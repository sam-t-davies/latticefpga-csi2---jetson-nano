==> flow/design.v <==
module image_generator ( 
                    reset_i,
					byte_clk_i,
					line_number_i,
                    hori_pixel_count_i,
					pixel_red_o,
					pixel_green_red_o,
					pixel_green_blue_o,
					pixel_blue_o
					);
	input reset_i;
	input byte_clk_i;
	input [11:0]line_number_i;
    input [11:0]hori_pixel_count_i;	
	output reg [9:0]pixel_red_o;
	output reg [9:0]pixel_green_red_o;
	output reg [9:0]pixel_green_blue_o;
	output reg [9:0]pixel_blue_o;
	reg [5:0]FrameCnt;
	reg FrameCntIncrComplete;
	reg [2:0]image_pattern;
	initial begin
		image_pattern <= 0;
		FrameCnt <= 6'd0;
		FrameCntIncrComplete <= 0;
	end
	always @(posedge byte_clk_i) begin
		if(~reset_i) begin
			image_pattern <= 3'd0;
			FrameCnt <= 6'd0;
			FrameCntIncrComplete <= 0;
		end
		else begin
			if(line_number_i == 1) begin
				if(FrameCntIncrComplete == 0) begin
					FrameCntIncrComplete <= 1;
				    FrameCnt <= FrameCnt + 1;
				    if(FrameCnt == 42) begin	            
					    if(image_pattern == 3) begin
						    image_pattern <= 0;
					    end
                        else begin
                            image_pattern <= image_pattern + 1;
                        end							
					    FrameCnt <= 0;
				    end
				end
			end
			else begin
				FrameCntIncrComplete <= 0;
			end
			if(image_pattern == 0) begin
				if((line_number_i <= 2464) && (line_number_i >= 1848)) begin
					pixel_red_o <=        10'b1111111111;   
	                pixel_green_red_o <=  10'b0000000000;    
	                pixel_green_blue_o <= 10'b0000000000;    
	                pixel_blue_o <=       10'b0000000000;
				end
				else if((line_number_i < 1848) && (line_number_i >= 1232)) begin
					pixel_red_o <=        10'b0000000000;   
	                pixel_green_red_o <=  10'b0000000000;    
	                pixel_green_blue_o <= 10'b0000000000;    
	                pixel_blue_o <=       10'b1111111111;
				end
				else if((line_number_i < 1232) && (line_number_i >= 616)) begin
					pixel_red_o <=        10'b0000000000;   
	                pixel_green_red_o <=  10'b1111111111;    
	                pixel_green_blue_o <= 10'b1111111111;    
	                pixel_blue_o <=       10'b0000000000;
				end
				else begin
					pixel_red_o <=        10'b1111111111;   
	                pixel_green_red_o <=  10'b1111111111;    
	                pixel_green_blue_o <= 10'b1111111111;    
	                pixel_blue_o <=       10'b1000000000;
				end					
			end
			else if(image_pattern == 1) begin
				if((hori_pixel_count_i <= 2040) && (hori_pixel_count_i >= 1530)) begin
					pixel_red_o <=        10'b1111111111;   
	                pixel_green_red_o <=  10'b0000000000;    
	                pixel_green_blue_o <= 10'b0000000000;    
	                pixel_blue_o <=       10'b0000000000;
				end
				else if((hori_pixel_count_i < 1530) && (hori_pixel_count_i >= 1020)) begin
					pixel_red_o <=        10'b0000000000;   
	                pixel_green_red_o <=  10'b0000000000;    
	                pixel_green_blue_o <= 10'b0000000000;    
	                pixel_blue_o <=       10'b1111111111;
				end
				else if((hori_pixel_count_i < 1020) && (hori_pixel_count_i >= 510)) begin
					pixel_red_o <=        10'b0000000000;   
	                pixel_green_red_o <=  10'b1111111111;    
	                pixel_green_blue_o <= 10'b1111111111;    
	                pixel_blue_o <=       10'b0000000000;
				end
				else begin
					pixel_red_o <=        10'b1111111111;   
	                pixel_green_red_o <=  10'b1111111111;    
	                pixel_green_blue_o <= 10'b1111111111;    
	                pixel_blue_o <=       10'b1000000000;
				end
			end
			else if(image_pattern == 2) begin
					pixel_red_o <=        10'b1111111111;   
	                pixel_green_red_o <=  10'b0000000000;    
	                pixel_green_blue_o <= 10'b0000000000;    
	                pixel_blue_o <=       10'b0000000000;
			end
			else if(image_pattern == 3) begin
					pixel_red_o <=        10'b0000000000;   
	                pixel_green_red_o <=  10'b0000000000;    
	                pixel_green_blue_o <= 10'b0000000000;    
	                pixel_blue_o <=       10'b1111111111;
			end
		end
	end	
endmodule
Reports on image_generator

What the tools print for image_generator, step after step.
Line numbers count from 1 in the design file above.
Operators: Yosys type, input widths -> output width; for muxes data width and select width s.
Library cell names are shortened.
Not given: n/a

Top module: image_generator
Clock input: byte_clk_i
Library: sky130hd
Library corner: tt_025C_1v80

After elaboration

Counts by Yosys on the flattened word-level netlist (proc, flatten, opt, wreduce; memories kept). Register bits leave out memories and registers merged into their read ports (data or address). Print and check cells are left out. Cells with the same type and inputs are merged into one.

$lt $le $gt $ge: 12
Bitwise operators: 1
$add $sub $neg: 2
Eq/ne operators: 5
Multiplexer cells: 29
Reductions and logical operators: 12

Operators with widths:

| kind                 | count |
| $mux 10              | 27 |
| $ge 12x11->1 const B | 3 |
| $lt 12x11->1 const B | 3 |
| $ge 12x10->1 const B | 2 |
| $eq 12x1->1 const B  | 1 |
| $lt 12x10->1 const B | 1 |
| $le 12x11->1 const B | 1 |
| $le 12x12->1 const B | 1 |
| $ge 12x9->1 const B  | 1 |
| $logic_and 1x1->1    | 6 |
| $reduce_and 2->1     | 3 |
| $eq 3x2->1 const B   | 2 |
| $add 6x1->6 const B  | 1 |
| $eq 6x6->1 const B   | 1 |
| $mux 6               | 1 |
| $reduce_bool 4->1    | 1 |
| $add 3x1->3 const B  | 1 |
| $eq 3x1->1 const B   | 1 |
| $logic_not 3->1      | 1 |
| $reduce_and 3->1     | 1 |
| $mux 3               | 1 |
| $not 1->1            | 1 |

Output and inout port bits: 40
Flip-flop bits (word level): 40
Input port bits: 26

Depth

Depth = most cells in a row (Yosys ltp): at word level without a register or memory, in the mapped netlist without a sequential cell, where the memories' decode and read muxes count.

Depth after elaboration: 7
ABC_AREA: 0
Gate-level depth with buffers: 7
Depth with buffers taken out: 7

Netlist

Source: synth_stat.txt of the flow (Yosys; design flattened, memories mapped). It holds for the ABC_AREA given above (unset counts as 0); a run with the other value may have another netlist.
Totals and module areas in this step are rounded.

Cell types:

| type     | count | total area (µm²) |
| buf_4    | 36    | 270.259 |
| dfxtp_1  | 10    | 200.192 |
| edfxtp_1 | 4     | 120.115 |
| ha_1     | 6     | 75.072 |
| nor2_1   | 15    | 56.304 |
| nand4_1  | 6     | 37.536 |
| a21oi_1  | 6     | 30.029 |
| inv_1    | 8     | 30.029 |
| mux2i_1  | 3     | 30.029 |
| nand2_1  | 7     | 26.275 |
| xor2_1   | 3     | 26.275 |
| nor4_4   | 1     | 21.27 |
| o211a_1  | 2     | 20.019 |
| nor4b_1  | 2     | 17.517 |
| xnor2_1  | 2     | 17.517 |
| nand3_1  | 3     | 15.014 |
| nor3_1   | 3     | 15.014 |
| nor4b_2  | 1     | 15.014 |

Not listed: further types 25, cells in them 31.

Mapped flip-flops: 14
Mapped cells: 149
Mapped area: 0.00126 mm²

Worst setup path after synthesis

Source: OpenSTA report_checks on the synthesized netlist (no wires, ideal clock, input and output delay 20% of the period each), path of least setup slack; recovery checks are left aside. Register names are those of the netlist, which keeps one name where synthesis merged equal registers.

Path kind: in2reg
Start point: input line_number_i[1]
End point: register pixel_blue_o[9]
Path delay: 1281 ps
Data required time: 2623 ps
Setup time: 267 ps
Slack: 1031 ps
Data arrival time: 1592 ps
Clock period: 2890 ps
Buffers on the path: 0
Driving pins on the path: 5
Input delay: 578 ps
Period reached after synthesis: 1859 ps

"path delay" = arrival - input delay + setup time.
"driving pins on the path": output pins that drive a net of the path, with the launching flip-flop's if there is one; two outputs of one cell count as two.
"period reached after synthesis" = period - worst setup slack (recovery checks aside). The figure is calculated, with input and output delays left at 20% of the set period.
Between the ends stands the longest chain of elaborated cells between them, by number of cells; it is not shown to be the way that was timed. Of several equally long chains one is given.
Each line given opens the expression or statement behind the cell; cells for indexed reads and writes are added by Yosys, which also makes memories of some case tables.
A register here has more assigning lines than the two given.

Cell sequence: nor4_4 a21oi_2 o32a_1 a311oi_1 o21ai_1
Length of the longest elaborated chain: 6
Elaborated cells between the ends (all ways): 13
Source lines of those cells: 4
Those cells by class: 6 x compare; 4 x mux; 3 x reduce/logical

RTL lines, path after synthesis:

| what               | line | text |
| start: declaration | 13   | `input [11:0]line_number_i;` |
| $lt 12x11->1       | 65   | `else if((line_number_i < 1232) && (line_number_i >= 616)) begin` |
| $logic_and 1x1->1  | 65   |  |
| $mux 10            | 65   |  |
| $mux 10            | 59   | `else if((line_number_i < 1848) && (line_number_i >= 1232)) begin` |
| $mux 10            | 53   | `if((line_number_i <= 2464) && (line_number_i >= 1848)) begin` |
| $mux 10            | 52   | `if(image_pattern == 0) begin` |
| end: assignment    | 57   | `pixel_blue_o <= 10'b0000000000;` |
| end: assignment    | 63   | `pixel_blue_o <= 10'b1111111111;` |
| end: declaration   | 18   | `output reg [9:0]pixel_blue_o;` |

Path in the finished layout

From the final timing report of run B: the path of least setup slack in the routed layout; clock arrival at registers is part of the times.
The path's times are printed in steps of 10 ps; the period is the one set.

Path kind: reg2out
Start point: register (no name shown)
End point: output pixel_green_red_o[1]
External output delay: 560 ps
Data required time: 2240 ps
Data arrival time: 1580 ps
Clock period: 2800 ps
Buffers on the path: 1
Slack: 660 ps
Driving pins on the path: 2

Cell sequence: edfxtp_1 clkdlybuf4s50_1

RTL lines, path post-layout:

| what             | line | text |
| end: declaration | 16   | `output reg [9:0]pixel_green_red_o;` |

No chain of elaborated cells between the ends is given.

Lab notebook: image_generator

Measured data: module image_generator, platform sky130hd, 2 stored runs of the flow under differing settings, order arbitrary. Input and output delays are each 20% of the period that was set; the output load is 0.01 pF.
"reached clock period" means the clock period less the worst setup slack. The figure is calculated, with input and output delays left at 20% of the set period.
By "time used up by the worst setup path" is meant the share of the clock period that the worst setup path is allowed (20% is reserved at inputs, 20% at outputs), minus its slack. Clock arrival times at its registers enter into it.
"overall power" rests on the timing tool's default activity at the inputs, not on a simulated workload.
"time used up by the worst setup path" is given in steps of 10 ps.
Values from the reports are rounded here.
Settings: . = not set for that run.
A result given as . is not shown for that run.

| setting or result                         | run A | run B   |
| period_ns                                 | 1.99  | 2.8     |
| CORE_UTILIZATION                          | 58    | 40      |
| SETUP_SLACK_MARGIN                        | 0.34  | .       |
| PLACE_DENSITY_LB_ADDON                    | 0.14  | .       |
| CORE_ASPECT_RATIO                         | 1.49  | .       |
| CELL_PAD_IN_SITES_GLOBAL_PLACEMENT        | 2     | .       |
| GPL_ROUTABILITY_DRIVEN                    | 1     | .       |
| CTS_CLUSTER_SIZE                          | 28    | .       |
| CTS_CLUSTER_DIAMETER                      | 363   | .       |
| SLEW_MARGIN                               | 5     | 20      |
| MAX_ROUTING_LAYER                         | met4  | .       |
| CAP_MARGIN                                | 20    | 20      |
| CORE_MARGIN                               | 2     | 2       |
| area of the die (mm²)                     | .     | 0.00361 |
| time used up by the worst setup path (ps) | .     | 1580    |
| worst setup path kind                     | .     | reg2out |
| utilization                               | .     | 0.568   |
| chip area in the Yosys report (mm²)       | .     | 0.00126 |
| overall power (mW)                        | .     | 0.580   |
| reached clock period (ps)                 | .     | 2137    |
| final worst hold slack (ps)               | .     | 527     |
| worst setup slack after layout (ps)       | .     | 663     |
| total negative slack on setup checks (ps) | .     | 0       |
| standard-cell area after layout (mm²)     | .     | 0.00172 |

Run A: not finished: placement ended with error FLW-0024
